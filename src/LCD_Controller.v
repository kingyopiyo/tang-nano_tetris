==> flow/design.v <==
module LCD_Controller (
    input   wire            i_clk,
    input   wire            i_res_n,
    output  wire            o_clk,
    output  reg             o_hsync,
    output  reg             o_vsync,
    output  reg             o_de,
    output  reg     [15:0]  o_lcd_data,
    output  wire    [8:0]   o_block_addr,
    input   wire    [3:0]   i_block_data,
    output  wire    [4:0]   o_pos_x,
    output  wire    [4:0]   o_pos_y,
    input   wire            i_line_remove_pls,   
    input   wire            i_game_reset_pls     
    );
    localparam DispHPeriodTime  = 531;
    localparam DispWidth        = 480;
    localparam DispHBackPorch   = 43;
    localparam DispHFrontPorch  = 8;
    localparam DispHPulseWidth  = 1;
    localparam DispVPeriodTime  = 288;
    localparam DispHeight       = 272;
    localparam DispVBackPorch   = 12;
    localparam DispVFrontPorch  = 4;
    localparam DispVPulseWidth  = 10;
    reg [ 9:0]  r_hPeriodCnt;
    reg [ 8:0]  r_vPeriodCnt;
    always @(posedge i_clk or negedge i_res_n) begin
        if (~i_res_n) begin
            r_hPeriodCnt[9:0] <= 10'd0;
            r_vPeriodCnt[8:0] <= 9'd0;
        end else begin
            if (r_hPeriodCnt[9:0] == (DispHPeriodTime - 10'd1)) begin
                r_hPeriodCnt[9:0] <= 10'd0;
            end else begin
                r_hPeriodCnt[9:0] <= r_hPeriodCnt[9:0] + 10'd1;
            end
            if (r_hPeriodCnt[9:0] == (DispHPeriodTime - 10'd1)) begin
                if (r_vPeriodCnt[8:0] == (DispVPeriodTime - 9'd1)) begin
                    r_vPeriodCnt[8:0] <= 9'd0;
                end else begin
                    r_vPeriodCnt[8:0] <= r_vPeriodCnt[8:0] + 9'd1;
                end
            end
        end
    end
    reg         r_hInVisibleArea;
    reg         r_vInVisibleArea;
    always @(posedge i_clk or negedge i_res_n) begin
        if (~i_res_n) begin
            r_hInVisibleArea <= 1'd0;
            r_vInVisibleArea <= 1'd0;
        end else begin
            r_hInVisibleArea <= (r_hPeriodCnt[9:0] == DispHBackPorch)  ? 1'b1 :
                                (r_hPeriodCnt[9:0] == DispHBackPorch + DispWidth) ? 1'b0 : r_hInVisibleArea;
            r_vInVisibleArea <= (r_vPeriodCnt[8:0] == DispVBackPorch)  ? 1'b1 :
                                (r_vPeriodCnt[8:0] == DispVBackPorch + DispHeight) ? 1'b0 : r_vInVisibleArea;
        end
    end
    wire    w_field_area = (r_hPeriodCnt[9:0] >= 10'd101) && (r_hPeriodCnt[9:0] <= 10'd220) &&
                           (r_vPeriodCnt[8:0] >= 9'd40) && (r_vPeriodCnt[8:0] <= 9'd259);
    wire    w_field_area_delay = (r_hPeriodCnt[9:0] >= 10'd102) && (r_hPeriodCnt[9:0] <= 10'd221) &&
                           (r_vPeriodCnt[8:0] >= 9'd40) && (r_vPeriodCnt[8:0] <= 9'd259);
    reg     [4:0]   r_xcnt;
    reg     [4:0]   r_ycnt;
    reg     [3:0]   r_prcnt0;
    reg     [3:0]   r_prcnt1;
    always @(posedge i_clk or negedge i_res_n) begin
        if (~i_res_n) begin
            r_xcnt <= 5'd0;
            r_ycnt <= 5'd0;
            r_prcnt0 <= 4'd0;
            r_prcnt1 <= 4'd0;
        end else begin
            if (r_vPeriodCnt[8:0] == 9'd0) begin
                r_xcnt <= 5'd0;
                r_ycnt <= 5'd0;
                r_prcnt0 <= 4'd0;
                r_prcnt1 <= 4'd0;
            end
            if (w_field_area) begin
                if (r_prcnt0 == 4'd9) begin
                    r_prcnt0 <= 4'd0;
                    if (r_xcnt == 5'd11) begin
                        r_xcnt <= 5'd0;
                        if (r_prcnt1 == 4'd9) begin
                            r_prcnt1 <= 4'd0;
                            r_ycnt <= r_ycnt + 5'd1;
                        end else begin
                            r_prcnt1 <= r_prcnt1 + 4'd1;
                        end
                    end else begin
                        r_xcnt <= r_xcnt + 5'd1;
                    end
               end else begin
                   r_prcnt0 <= r_prcnt0 + 4'd1;
               end
            end
        end
    end
    reg     [3:0]   r_prcnt0_dly;
    reg     [3:0]   r_prcnt1_dly;
    always @(posedge i_clk or negedge i_res_n) begin
        if (~i_res_n) begin
            r_prcnt0_dly <= 4'd0;
            r_prcnt1_dly <= 4'd0;
        end else begin
            r_prcnt0_dly <= r_prcnt0;
            r_prcnt1_dly <= r_prcnt1;
        end
    end
    assign o_block_addr[8:0] = (r_ycnt[4:0] * 9'd12) + r_xcnt[4:0];
    assign o_pos_x = r_xcnt;
    assign o_pos_y = r_ycnt;
    wire    [15:0]  w_block_color_hi =  i_block_data == 4'd0 ? 16'b00000_000000_00000 :
                                        i_block_data == 4'd1 ? 16'b10111_101111_10111 :
                                        i_block_data == 4'd2 ? 16'b00000_111111_11111 :
                                        i_block_data == 4'd3 ? 16'b11111_111111_00000 :
                                        i_block_data == 4'd4 ? 16'b10010_110100_01010 :
                                        i_block_data == 4'd5 ? 16'b11111_000000_00000 :
                                        i_block_data == 4'd6 ? 16'b00000_011100_11000 :
                                        i_block_data == 4'd7 ? 16'b11111_110000_00000 :
                                        i_block_data == 4'd8 ? 16'b11111_011001_11001 :
                                        16'h0000;
    wire    [15:0]  w_block_color_mid = i_block_data == 4'd0 ? 16'b00000_000000_00000 :
                                        i_block_data == 4'd1 ? 16'b01011_010111_01011 :
                                        i_block_data == 4'd2 ? 16'b00000_011111_01111 :
                                        i_block_data == 4'd3 ? 16'b01111_011111_00000 :
                                        i_block_data == 4'd4 ? 16'b01001_011010_00101 :
                                        i_block_data == 4'd5 ? 16'b01111_000000_00000 :
                                        i_block_data == 4'd6 ? 16'b00000_001110_01100 :
                                        i_block_data == 4'd7 ? 16'b01111_011000_00000 :
                                        i_block_data == 4'd8 ? 16'b01111_001100_01100 :
                                        16'h0000;
    wire    [15:0]  w_block_color_low = i_block_data == 4'd0 ? 16'b00000_000000_00000 :
                                        i_block_data == 4'd1 ? 16'b00101_001011_00101 :
                                        i_block_data == 4'd2 ? 16'b00000_001111_00111 :
                                        i_block_data == 4'd3 ? 16'b00111_001111_00000 :
                                        i_block_data == 4'd4 ? 16'b00100_001101_00010 :
                                        i_block_data == 4'd5 ? 16'b00111_000000_00000 :
                                        i_block_data == 4'd6 ? 16'b00000_000111_00110 :
                                        i_block_data == 4'd7 ? 16'b00111_001100_00000 :
                                        i_block_data == 4'd8 ? 16'b00111_000110_00110 :
                                        16'h0000;
    wire    [1:0]   w_block_brightness = (r_prcnt0_dly <= 4'd8 && r_prcnt1_dly <= 4'd1) || 
                                         (r_prcnt0_dly <= 4'd1 && r_prcnt1_dly <= 4'd8) ||
                                         (r_prcnt0_dly == 4'd9 && r_prcnt1_dly == 4'd0) ||
                                         (r_prcnt0_dly == 4'd0 && r_prcnt1_dly == 4'd9) ? 2'd0 :
                                         (r_prcnt0_dly >= 4'd2 && r_prcnt0_dly <= 4'd7) &&
                                         (r_prcnt1_dly >= 4'd2 && r_prcnt1_dly <= 4'd7) ? 2'd1 : 2'd2;
    wire    [15:0]  w_block_color = w_block_brightness == 2'd0 ? w_block_color_hi :
                                    w_block_brightness == 2'd1 ? w_block_color_mid : w_block_color_low;
    reg     [3:0]   r_line_cnt_0001;     
    reg     [3:0]   r_line_cnt_0010;     
    reg     [3:0]   r_line_cnt_0100;     
    reg     [3:0]   r_line_cnt_1000;     
    always @(posedge i_clk or negedge i_res_n) begin
        if (~i_res_n) begin
            r_line_cnt_0001 <= 4'd0;
            r_line_cnt_0010 <= 4'd0;
            r_line_cnt_0100 <= 4'd0;
            r_line_cnt_1000 <= 4'd0;
        end else begin
            if (i_game_reset_pls) begin
                r_line_cnt_0001 <= 4'd0;
                r_line_cnt_0010 <= 4'd0;
                r_line_cnt_0100 <= 4'd0;
                r_line_cnt_1000 <= 4'd0;
            end else if (i_line_remove_pls) begin
                if (r_line_cnt_0001 != 4'd9) begin
                    r_line_cnt_0001 <= r_line_cnt_0001 + 4'd1;
                end else begin
                    r_line_cnt_0001 <= 4'd0;
                    if (r_line_cnt_0010 != 4'd9) begin
                        r_line_cnt_0010 <= r_line_cnt_0010 + 4'd1;
                    end else begin
                        r_line_cnt_0010 <= 4'd0;
                        if (r_line_cnt_0100 != 4'd9) begin
                            r_line_cnt_0100 <= r_line_cnt_0100 + 4'd1;
                        end else begin
                            r_line_cnt_0100 <= 4'd0;
                            if (r_line_cnt_1000 != 4'd9) begin
                                r_line_cnt_1000 <= r_line_cnt_1000 + 4'd1;
                            end else begin
                                r_line_cnt_1000 <= 4'd0;
                            end
                        end
                    end
                end
            end
        end
    end
    wire    [9:0]   w_hPeriodCnt2 = r_hPeriodCnt + 10'd1;    
    wire    [5:0]   w_char_font = w_hPeriodCnt2[9:4] == 6'd15 ? 6'd21 :  
                                  w_hPeriodCnt2[9:4] == 6'd16 ? 6'd18 :  
                                  w_hPeriodCnt2[9:4] == 6'd17 ? 6'd23 :  
                                  w_hPeriodCnt2[9:4] == 6'd18 ? 6'd14 :  
                                  w_hPeriodCnt2[9:4] == 6'd19 ? 6'd41 :  
                                  w_hPeriodCnt2[9:4] == 6'd20 ? r_line_cnt_1000 :
                                  w_hPeriodCnt2[9:4] == 6'd21 ? r_line_cnt_0100 :
                                  w_hPeriodCnt2[9:4] == 6'd22 ? r_line_cnt_0010 :
                                  r_line_cnt_0001;
    wire    [63:0]  w_char_data;
    char_rom char_rom (
        .i_clk ( i_clk ),
        .i_res_n ( i_res_n ),
        .i_addr ( w_char_font[5:0] ),
        .o_data ( w_char_data[63:0] )
    );
    wire w_char_en = (r_vPeriodCnt[8:4] == 5'd3  &&
                      r_hPeriodCnt[9:4] >= 6'd15 && r_hPeriodCnt[9:4] <= 6'd23);
    wire    [15:0]  w_char_lcd = ~w_char_en ? 16'h0000 : 
                                 w_char_data[{(3'd7 - r_vPeriodCnt[3:1]), (3'd7 - r_hPeriodCnt[3:1])}] ? 16'hFFFF :
                                 16'h0000;
    wire    [15:0]  w_lcd_data = w_field_area_delay ? w_block_color : w_char_lcd;
    always @(posedge i_clk or negedge i_res_n) begin
        if (~i_res_n) begin
            o_hsync     <= 1'b1;
            o_vsync     <= 1'b1;
            o_de        <= 1'b0;
            o_lcd_data  <= 16'd0;
        end else begin
            o_hsync     <= (r_hPeriodCnt[9:0] < DispHPulseWidth) ? 1'b0 : 1'b1;    
            o_vsync     <= (r_vPeriodCnt[8:0] < DispVPulseWidth) ? 1'b0 : 1'b1;    
            o_de        <= r_hInVisibleArea & r_vInVisibleArea;
            o_lcd_data  <= w_lcd_data;
        end
    end
    assign o_clk = i_clk;
endmodule
module char_rom (
    input   wire            i_clk,
    input   wire            i_res_n,
    input   wire    [ 5:0]  i_addr,
    output  reg     [63:0]  o_data
    ) ;
    always @(posedge i_clk or negedge i_res_n) begin
        if (~i_res_n) begin
            o_data <= 64'd0;
        end else begin
            case (i_addr[5:0])
                6'd0  : o_data <= 64'h708898A8C8887000;  
                6'd1  : o_data <= 64'h2060202020207000;  
                6'd2  : o_data <= 64'h708808102040F800;  
                6'd3  : o_data <= 64'hF810201008887000;  
                6'd4  : o_data <= 64'h10305090F8101000;  
                6'd5  : o_data <= 64'hF880F00808887000;  
                6'd6  : o_data <= 64'h304080F088887000;  
                6'd7  : o_data <= 64'hF808102040404000;  
                6'd8  : o_data <= 64'h7088887088887000;  
                6'd9  : o_data <= 64'h7088887808106000;  
                6'd10 : o_data <= 64'h70888888F8888800;  
                6'd11 : o_data <= 64'hF08888F08888F000;  
                6'd12 : o_data <= 64'h7088808080887000;  
                6'd13 : o_data <= 64'hE09088888890E000;  
                6'd14 : o_data <= 64'hF88080F08080F800;  
                6'd15 : o_data <= 64'hF88080F080808000;  
                6'd16 : o_data <= 64'h708880B888887800;  
                6'd17 : o_data <= 64'h888888F888888800;  
                6'd18 : o_data <= 64'h7020202020207000;  
                6'd19 : o_data <= 64'h3810101010906000;  
                6'd20 : o_data <= 64'h8890A0C0A0908800;  
                6'd21 : o_data <= 64'h808080808080F800;  
                6'd22 : o_data <= 64'h88D8A8A888888800;  
                6'd23 : o_data <= 64'h8888C8A898888800;  
                6'd24 : o_data <= 64'h7088888888887000;  
                6'd25 : o_data <= 64'hF08888F080808000;  
                6'd26 : o_data <= 64'h70888888A8906800;  
                6'd27 : o_data <= 64'hF08888F0A0908800;  
                6'd28 : o_data <= 64'h788080700808F000;  
                6'd29 : o_data <= 64'hF820202020202000;  
                6'd30 : o_data <= 64'h8888888888887000;  
                6'd31 : o_data <= 64'h8888888888502000;  
                6'd32 : o_data <= 64'h888888A8A8A85000;  
                6'd33 : o_data <= 64'h8888502050888800;  
                6'd34 : o_data <= 64'h8888502020202000;  
                6'd35 : o_data <= 64'hF80810204080F800;  
                6'd36 : o_data <= 64'h7040404040407000;  
                6'd37 : o_data <= 64'h8850F820F8202000;  
                6'd38 : o_data <= 64'h7010101010107000;  
                6'd39 : o_data <= 64'h2050880000000000;  
                6'd40 : o_data <= 64'h000000000000F800;  
                6'd41 : o_data <= 64'h0060600060600000;  
                6'd42 : o_data <= 64'h0000000000000000;  
                default : o_data <= 64'd0;
            endcase
        end
    end
endmodule
---- From RTL to reports: LCD_Controller ----
What the tools print for LCD_Controller, step after step.
Lines are those of the file above, counted from 1.
Operators carry their Yosys type and port widths (W data, S select, Z words).
Cell names lack the library's common part.
Not given: -
design
  top ..................................... LCD_Controller
  clock port .............................. i_clk
  standard-cell library ................... sky130hd
  timing corner ........................... tt_025C_1v80

---- Word level ----
Counts by Yosys on the flattened word-level netlist (proc, flatten, opt, wreduce; memories kept). Register bits leave out memories and registers merged into their read ports (data or address). Print and check cells are left out. Cells with the same type and inputs are merged into one.
Memory sizes are those after Yosys's memory passes, which may raise the word count (mostly to a power of two), join words into wider ones and drop unused or constant bits.
word-level totals
  register bits after elaboration ......... 146
  memory bits (read-only) ................. 2240
  clocked read ports x word width ......... 35
  memory cells ............................ 1
  bits of input ports ..................... 8
  output and inout bits ................... 39
  cells after elaboration ................. 206
memories
  memory            words  bits a word  read ports  wr ports  line  text
  (name not given)  64     35           1           0         241   case (i_addr[5:0])
cells by class
  $add $sub $neg .......................... 13
  $mul .................................... 1
  $lt $le $gt $ge ......................... 18
  eq/ne operators ......................... 36
  shifts and indexed selects .............. 1
  mux-type cells .......................... 85
  bitwise operators ....................... 1
  reductions and logical operators ........ 31
operator list
  cell                     count
  $mux W16                 13
  $mux W15                 10
  $mux W14                 9
  $mux W4                  29
  $shiftx A64 B6 Y1        1
  $mux W5                  9
  $eq A6 B5 Y1 const B     7
  $mux W6                  5
  $add A4 B1 Y4 const B    6
  $eq A10 B10 Y1 const B   2
  $ge A10 B7 Y1 const B    2
  $le A10 B8 Y1 const B    2
  $eq A4 B4 Y1 const B     5
  $eq A9 B9 Y1 const B     2
  $eq A4 B3 Y1 const B     4
  $ne A4 B4 Y1 const B     4
  $logic_and A1 B1 Y1      15
  $mul A5 B2 Y7 const B    1
  $logic_not A4 Y1         3
  $add A10 B1 Y10 const B  1
  $lt A10 B1 Y1 const B    1
  $eq A10 B6 Y1 const B    1
  $add A5 B1 Y5 const B    2
  $mux W10                 1
  $add A9 B1 Y9 const B    1
  $lt A9 B4 Y1 const B     1
  $eq A9 B4 Y1 const B     1
  $add A9 B5 Y9            1
Not listed: further kinds 28, cells in them 47.

---- Longest topological paths ----
Longest topological path by Yosys (ltp), each cell counted once; first at word level (registers and memories cut), then after technology mapping (sequential cells cut; the memories' decode and read muxes count).
depth
  depth after elaboration ................. 13
  ABC_AREA ................................ 1
  gate-level depth with buffers ........... 24
  depth with buffers taken out ............ 24

---- Synthesis result ----
Yosys stat after the flow's synthesis: flattened, memories mapped to cells. It holds for the ABC_AREA given above (unset counts as 0); a run with the other value may have another netlist.
mapped netlist
  standard cells after synthesis .......... 990
  chip area (Yosys) ....................... 7328.3 µm²
  sequential part of the area ............. 2930.3 µm²
  flip-flop cells ......................... 117
  buffers ................................. 25
cells by type
  type      count  area in all (µm²)
  dfrtp_1   115    2877.76
  nand2_1   239    897.11
  inv_1     127    476.707
  ha_1      38     475.456
  nand3_1   90     450.432
  nor2_1    100    375.36
  o21ai_0   63     315.302
  a21oi_1   52     260.25
  xor2_1    13     113.859
  nor2_2    12     75.072
  buf_4     9      67.565
  o22ai_1   10     62.56
  nand4_1   9      56.304
  dfstp_2   2      52.55
  xnor2_1   6      52.55
  nand2_2   8      50.048
  nor3_1    10     50.048
  a221oi_1  5      43.792
Not listed: further types 31, cells in them 82.

==> results <==
Measured data: module LCD_Controller, platform sky130hd, 2 stored runs of the flow under differing settings, order arbitrary. Input and output delays are each 20% of the period that was set; the output load is 0.01 pF.
"achieved clock period (ns)" = clock period - worst setup slack. The figure is calculated, with input and output delays left at 20% of the set period.

Flow files of run 1
==> flow/run.sh <==
#!/bin/bash
# the make line also repeats the synthesis and layout settings of config.mk as NAME=value (left out here)
make -C /OpenROAD-flow-scripts/flow DESIGN_CONFIG=/design/flow/config.mk WORK_HOME=/design/flow/orfs CLKGATE_MAP_FILE= finish
==> flow/config.mk <==
export PLATFORM = sky130hd
export DESIGN_NAME = LCD_Controller
export DESIGN_NICKNAME = LCD_Controller
export VERILOG_FILES = /design/flow/design.v
export SDC_FILE = /design/flow/constraint.sdc
export NUM_CORES = 4
export LEC_CHECK = 0
export ABC_AREA = 1
export CAP_MARGIN = 20
export CORE_MARGIN = 4
export CORE_UTILIZATION = 67
export CTS_CLUSTER_DIAMETER = 47
export CTS_CLUSTER_SIZE = 40
export MAX_ROUTING_LAYER = met5
export MIN_ROUTING_LAYER = met2
export PLACE_DENSITY_LB_ADDON = 0.16
export SETUP_SLACK_MARGIN = 0.55
export SLEW_MARGIN = 20
export TNS_END_PERCENT = 10
==> flow/constraint.sdc <==
create_clock -name core_clock -period 3.29 [get_ports {i_clk}]
set_input_delay 0.6580 -clock core_clock [delete_from_list [all_inputs] [get_ports {i_clk}]]
set_output_delay 0.6580 -clock core_clock [all_outputs]
set_load 0.01 [all_outputs]

report of run 1: did not finish, route, GRT-0232

Flow files of run 2
==> flow/run.sh <==
#!/bin/bash
# the make line also repeats the synthesis and layout settings of config.mk as NAME=value (left out here)
make -C /OpenROAD-flow-scripts/flow DESIGN_CONFIG=/design/flow/config.mk WORK_HOME=/design/flow/orfs CLKGATE_MAP_FILE= finish
==> flow/config.mk <==
export PLATFORM = sky130hd
export DESIGN_NAME = LCD_Controller
export DESIGN_NICKNAME = LCD_Controller
export VERILOG_FILES = /design/flow/design.v
export SDC_FILE = /design/flow/constraint.sdc
export NUM_CORES = 4
export LEC_CHECK = 0
export ABC_AREA = 0
export CAP_MARGIN = 20
export CORE_ASPECT_RATIO = 0.57
export CORE_MARGIN = 7
export CORE_UTILIZATION = 49
export CTS_CLUSTER_DIAMETER = 313
export CTS_CLUSTER_SIZE = 93
export PLACE_DENSITY_LB_ADDON = 0.23
export SLEW_MARGIN = 20
export TNS_END_PERCENT = 15
==> flow/constraint.sdc <==
create_clock -name core_clock -period 3.44 [get_ports {i_clk}]
set_input_delay 0.6880 -clock core_clock [delete_from_list [all_inputs] [get_ports {i_clk}]]
set_output_delay 0.6880 -clock core_clock [all_outputs]
set_load 0.01 [all_outputs]

report of run 2
yosys chip area after synthesis (um^2): 7840.0
finish__design__die__area: 19878.6
finish__design__instance__area__stdcell: 10516.3
finish__design__instance__utilization: 0.6810
finish__timing__setup__ws: -0.132
finish__timing__setup__tns: -1.272
finish__timing__hold__ws: 0.024
achieved clock period (ns): 3.572
